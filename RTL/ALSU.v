==> flow/design.v <==
module ALSU(A, B, cin, serial_in, red_op_A, red_op_B, opcode, bypass_A, bypass_B, clk, rst, direction, leds, out);
parameter INPUT_PRIORITY = "A";
parameter FULL_ADDER = "ON";
input clk, rst, cin, red_op_A, red_op_B, bypass_A, bypass_B, direction, serial_in;
input [2:0] opcode;
input [2:0] A, B;
output reg [15:0] leds;
output reg [5:0] out;
reg cin_reg, red_op_A_reg, red_op_B_reg, bypass_A_reg, bypass_B_reg, direction_reg, serial_in_reg;
reg [2:0] opcode_reg, A_reg, B_reg;
wire invalid_red_op, invalid_opcode, invalid;
assign invalid_red_op = (red_op_A_reg | red_op_B_reg) & (opcode_reg[1] | opcode_reg[2]);
assign invalid_opcode = opcode_reg[1] & opcode_reg[2];
assign invalid = invalid_red_op | invalid_opcode;
always @(posedge clk or posedge rst) begin
  if(rst) begin
     cin_reg <= 0;
     red_op_B_reg <= 0;
     red_op_A_reg <= 0;
     bypass_B_reg <= 0;
     bypass_A_reg <= 0;
     direction_reg <= 0;
     serial_in_reg <= 0;
     opcode_reg <= 0;
     A_reg <= 0;
     B_reg <= 0;
  end else begin
     cin_reg <= cin;
     red_op_B_reg <= red_op_B;
     red_op_A_reg <= red_op_A;
     bypass_B_reg <= bypass_B;
     bypass_A_reg <= bypass_A;
     direction_reg <= direction;
     serial_in_reg <= serial_in;
     opcode_reg <= opcode;
     A_reg <= A;
     B_reg <= B;
  end
end
always @(posedge clk or posedge rst) begin
  if(rst) begin
     leds <= 0;
  end else begin
      if (invalid)
        leds <= ~leds;
      else
        leds <= 0;
  end
end
always @(posedge clk or posedge rst) begin
  if(rst) begin
    out <= 0;
  end
  else begin
    if (invalid) 
        out <= 0;
    else if (bypass_A_reg && bypass_B_reg)
      out <= (INPUT_PRIORITY == "A")? A_reg: B_reg;
    else if (bypass_A_reg)
      out <= A_reg;
    else if (bypass_B_reg)
      out <= B_reg;
    else begin
        case (opcode_reg)
          3'h0: begin 
            if (red_op_A_reg && red_op_B_reg)
              out <= (INPUT_PRIORITY == "A")? |A_reg: |B_reg;
            else if (red_op_A_reg) 
              out <= |A_reg;
            else if (red_op_B_reg)
              out <= |B_reg;
            else 
              out <= A_reg | B_reg;
          end
          3'h1: begin
            if (red_op_A_reg && red_op_B_reg)
              out <= (INPUT_PRIORITY == "A")? ^A_reg: ^B_reg;
            else if (red_op_A_reg) 
              out <= ^A_reg;
            else if (red_op_B_reg)
              out <= ^B_reg;
            else 
              out <= A_reg ^ B_reg;
          end
          3'h2: begin
            if (FULL_ADDER == "ON") begin
              out <= A_reg+B_reg+cin_reg;
            end else begin
              out <= A_reg+B_reg;
            end
          end
          3'h3: out <= A_reg * B_reg;
          3'h4: begin
            if (direction_reg)
              out <= {out[4:0], serial_in_reg};
            else
              out <= {serial_in_reg, out[5:1]};
          end
          3'h5: begin
            if (direction_reg)
              out <= {out[4:0], out[5]};
            else
              out <= {out[0], out[5:1]};
          end
        endcase
    end 
  end
end
endmodule
==> Reports on ALSU <==
What the tools print for ALSU, step after step.
Line numbers count from 1 in the design file above.
Library cell names are shortened.
{ "inputs": {"design": "ALSU", "clk_port": "clk", "cell_library": "sky130hd", "lib_corner": "tt_025C_1v80"} }

==> Elaborated design <==
Counts by Yosys on the flattened word-level netlist (proc, flatten, opt, wreduce; memories kept). Register bits leave out memories and registers merged into their read ports (data or address). Print and check cells are left out. Cells with the same type and inputs are merged into one.
{ "op_classes": {"muxes": 14, "reduce_and_logical": 8, "multipliers": 1, "n_logic": 8, "add_sub_neg": 2, "n_eq": 5} }
{ "ops": {"columns": ["op", "n"], "rows": [
  ["case mux 6 bit (select 6 bit)", 1],
  ["2-to-1 mux 6 bit", 6],
  ["multiplier 3 x 3 -> 6 bit", 1],
  ["2-to-1 mux 3 bit", 6],
  ["NOT 16 bit", 1],
  ["2-to-1 mux 16 bit", 1],
  ["nonzero test 10 bit", 1],
  ["equality test 3 x 2 -> 1 bit (second input constant)", 2],
  ["equality test 3 bit (second input constant)", 2],
  ["OR reduction 3 bit", 2],
  ["parity 3 bit", 2],
  ["adder 4 x 1 -> 5 bit", 1],
  ["adder 3 x 3 -> 4 bit", 1],
  ["bitwise OR 1 bit", 3],
  ["equality test 3 x 1 -> 1 bit (second input constant)", 1],
  ["bitwise OR 3 bit", 1],
  ["bitwise XOR 3 bit", 1],
  ["logical NOT 3 bit", 1],
  ["AND 1 bit", 2],
  ["logical AND 1 bit", 2]
]} }
{ "word_totals": {"out_inout_bits": 22, "reg_bits": 38, "elab_cells": 50, "in_bits": 18} }

==> Logic depth <==
Depth = most cells in a row (Yosys ltp): at word level without a register or memory, in the mapped netlist without a sequential cell, where the memories' decode and read muxes count.
{ "logic_depth": {"ltp_word": 9, "ABC_AREA": 0, "ltp_mapped": 9, "mapped_depth_nobuf": 9} }

==> After synthesis <==
The flow's flattened synthesis, as Yosys stat reports it; memories are mapped. The netlist is that of the ABC_AREA named above (0 if unset); the other value can give another one.
{ "mapped": {"stdcells": 171, "area_um2": 1923.1, "flip_flops": 38} }
{ "by_type": {"columns": ["type", "n", "area_total_um2"], "rows": [
  ["dfrtp_1", 38, 950.912],
  ["ha_1", 15, 187.68],
  ["nor2_1", 30, 112.608],
  ["fa_1", 3, 60.058],
  ["mux2i_1", 6, 60.058],
  ["a211oi_1", 7, 52.55],
  ["a21oi_1", 8, 40.038],
  ["buf_6", 3, 33.782],
  ["inv_1", 8, 30.029],
  ["nand2_1", 7, 26.275],
  ["xnor2_1", 3, 26.275],
  ["a21o_1", 3, 22.522],
  ["nor3b_1", 3, 22.522],
  ["o31ai_4", 1, 21.27],
  ["o32a_1", 2, 20.019],
  ["nand2b_1", 3, 18.768],
  ["nor2b_1", 3, 18.768],
  ["nor4b_2", 1, 15.014]
]} }
Not listed: further types 23, cells in them 27.

==> Worst setup path after synthesis <==
Source: OpenSTA report_checks on the synthesized netlist (no wires, ideal clock, input and output delay 20% of the period each), path of least setup slack; recovery checks are left aside. Register names are those of the netlist, which keeps one name where synthesis merged equal registers.
{ "synth_timing": {"path_type": "register to register", "start": "register A_reg[1]", "end": "register out[3]", "clock_period_ps": 3040, "path_buffers": 0, "launch_ps": 0, "required_time_ps": 2968, "arrival_time_ps": 2090, "stages": 9, "setup_slack_ps": 878, "path_delay_ps": 2162, "period_less_setup_slack_ps": 2162} }
"path_delay_ps" = arrival - input delay + setup time.
"stages" counts driving pins, that of a launching flip-flop among them; a cell with two outputs on the path counts twice.
"period_less_setup_slack_ps" = period - worst setup slack (recovery checks aside). The figure is calculated, with input and output delays left at 20% of the set period.
The rows between start and end are the longest chain of elaborated cells between them; the timing report does not say that the signal goes this way. Where chains are equally long, one stands for them.
Each line given opens the expression or statement behind the cell; cells for indexed reads and writes are added by Yosys, which also makes memories of some case tables.
A register here has more assigning lines than the two given.
{ "synth_via": {"cell_sequence": "dfrtp_1 ha_1 xnor2_1 ha_1 ha_1 fa_1 nor2b_1 o32a_1 nor2_1", "elab_chain_cells": 7, "cone_cells": 8, "cone_classes": "add/sub (2); mul (1); mux (5)"} }
{ "synth_rtl": {"columns": ["element", "line_no", "source"], "rows": [
  ["start, declared", 10, "reg [2:0] opcode_reg, A_reg, B_reg;"],
  ["start, assigned", 25, "A_reg <= 0;"],
  ["start, assigned", 36, "A_reg <= A;"],
  ["adder 3 x 3 -> 4 bit", 87, "out <= A_reg+B_reg+cin_reg;"],
  ["adder 4 x 1 -> 5 bit", 87, null],
  ["case mux 6 bit (select 6 bit)", 64, "case (opcode_reg)"],
  ["2-to-1 mux 6 bit", 61, "else if (bypass_B_reg)"],
  ["2-to-1 mux 6 bit", 59, "else if (bypass_A_reg)"],
  ["2-to-1 mux 6 bit", 57, "else if (bypass_A_reg && bypass_B_reg)"],
  ["2-to-1 mux 6 bit", 55, "if (invalid)"],
  ["end, assigned", 58, "out <= (INPUT_PRIORITY == \"A\")? A_reg: B_reg;"],
  ["end, assigned", 60, "out <= A_reg;"],
  ["end, declared", 8, "output reg [5:0] out;"]
]} }

==> Path in the finished layout <==
Path of least setup slack in the final report of entry A (OpenROAD, finished layout, wires in). Where an end is a register, its clock arrival counts in the times.
The report prints the path's times to 10 ps; the period is as set.
{ "layout_timing": {"path_type": "register to register", "start": "register A_reg[1]", "end": "register out[3]", "arrival_time_ps": 2340, "path_buffers": 0, "stages": 9, "required_time_ps": 2240, "clock_period_ps": 2040, "launch_ps": 280, "setup_slack_ps": -100} }
The rows between start and end are the longest chain of elaborated cells between them; the timing report does not say that the signal goes this way. Where chains are equally long, one stands for them.
A register here has more assigning lines than the two given.
{ "layout_via": {"cell_sequence": "dfrtp_1 ha_2 xnor2_1 ha_1 ha_2 fa_1 nor2b_1 o32a_1 nor2_1", "elab_chain_cells": 7, "cone_cells": 8, "cone_classes": "add/sub (2); mul (1); mux (5)"} }
{ "layout_rtl": {"columns": ["element", "line_no", "source"], "rows": [
  ["start, declared", 10, "reg [2:0] opcode_reg, A_reg, B_reg;"],
  ["start, assigned", 25, "A_reg <= 0;"],
  ["start, assigned", 36, "A_reg <= A;"],
  ["adder 3 x 3 -> 4 bit", 87, "out <= A_reg+B_reg+cin_reg;"],
  ["adder 4 x 1 -> 5 bit", 87, null],
  ["case mux 6 bit (select 6 bit)", 64, "case (opcode_reg)"],
  ["2-to-1 mux 6 bit", 61, "else if (bypass_B_reg)"],
  ["2-to-1 mux 6 bit", 59, "else if (bypass_A_reg)"],
  ["2-to-1 mux 6 bit", 57, "else if (bypass_A_reg && bypass_B_reg)"],
  ["2-to-1 mux 6 bit", 55, "if (invalid)"],
  ["end, assigned", 58, "out <= (INPUT_PRIORITY == \"A\")? A_reg: B_reg;"],
  ["end, assigned", 60, "out <= A_reg;"],
  ["end, declared", 8, "output reg [5:0] out;"]
]} }

Flow measurements of ALSU on sky130hd: 2 stored runs with different settings, listed in no order. Input and output delays are each 20% of the period that was set; the output load is 0.01 pF.
"period_reached_ps" is the run's clock period less its worst setup slack. It is reckoned from that one timing run; input and output delays stay at 20% of the period that was set.
"worst_setup_path_time_ps" is the time allowed to the run's worst setup path (the clock period less input and output delay, where it has them) less its slack. Clock arrival times count: a late capture clock shortens it, a late launch clock lengthens it.
By "total_power_mw" is meant OpenSTA's value without simulated activity: inputs other than the clock are taken to toggle once in ten clock periods, and the tool carries that through the logic.
"worst_setup_path_time_ps" is known to 10 ps.
[
  {
    "run": "entry A",
    "settings": { "period_ns": 2.04, "CORE_UTILIZATION": 15, "SETUP_SLACK_MARGIN": 0.29, "PLACE_DENSITY": 0.7, "CELL_PAD_IN_SITES_GLOBAL_PLACEMENT": 0, "CELL_PAD_IN_SITES_DETAIL_PLACEMENT": 1, "TNS_END_PERCENT": 20, "CTS_CLUSTER_DIAMETER": 240, "CAP_MARGIN": 35, "SLEW_MARGIN": 5, "MIN_ROUTING_LAYER": "met1", "CORE_MARGIN": 2 },
    "results": { "fin_hold_ws_ps": 422, "layout_utilization_frac": 0.223, "finish.stdcell_area_um2": 2803.9, "period_reached_ps": 2140, "final_die_area_um2": 13742.9, "yosys.chip_area_um2": 1923.1, "worst_setup_path_time_ps": 2140, "critical_path_kind": "register to register", "setup_tns_ps": -101, "total_power_mw": 2.139, "worst_setup_slack_ps": -100 }
  },
  {
    "run": "entry B",
    "settings": { "period_ns": 1.64, "CORE_UTILIZATION": 49, "PLACE_DENSITY_LB_ADDON": 0.14, "CELL_PAD_IN_SITES_GLOBAL_PLACEMENT": 3, "CELL_PAD_IN_SITES_DETAIL_PLACEMENT": 2, "GPL_ROUTABILITY_DRIVEN": 1, "CTS_CLUSTER_DIAMETER": 93, "SLEW_MARGIN": 30, "CAP_MARGIN": 20, "CORE_MARGIN": 2 },
    "outcome": "stopped before the end: placement reported FLW-0024"
  }
]
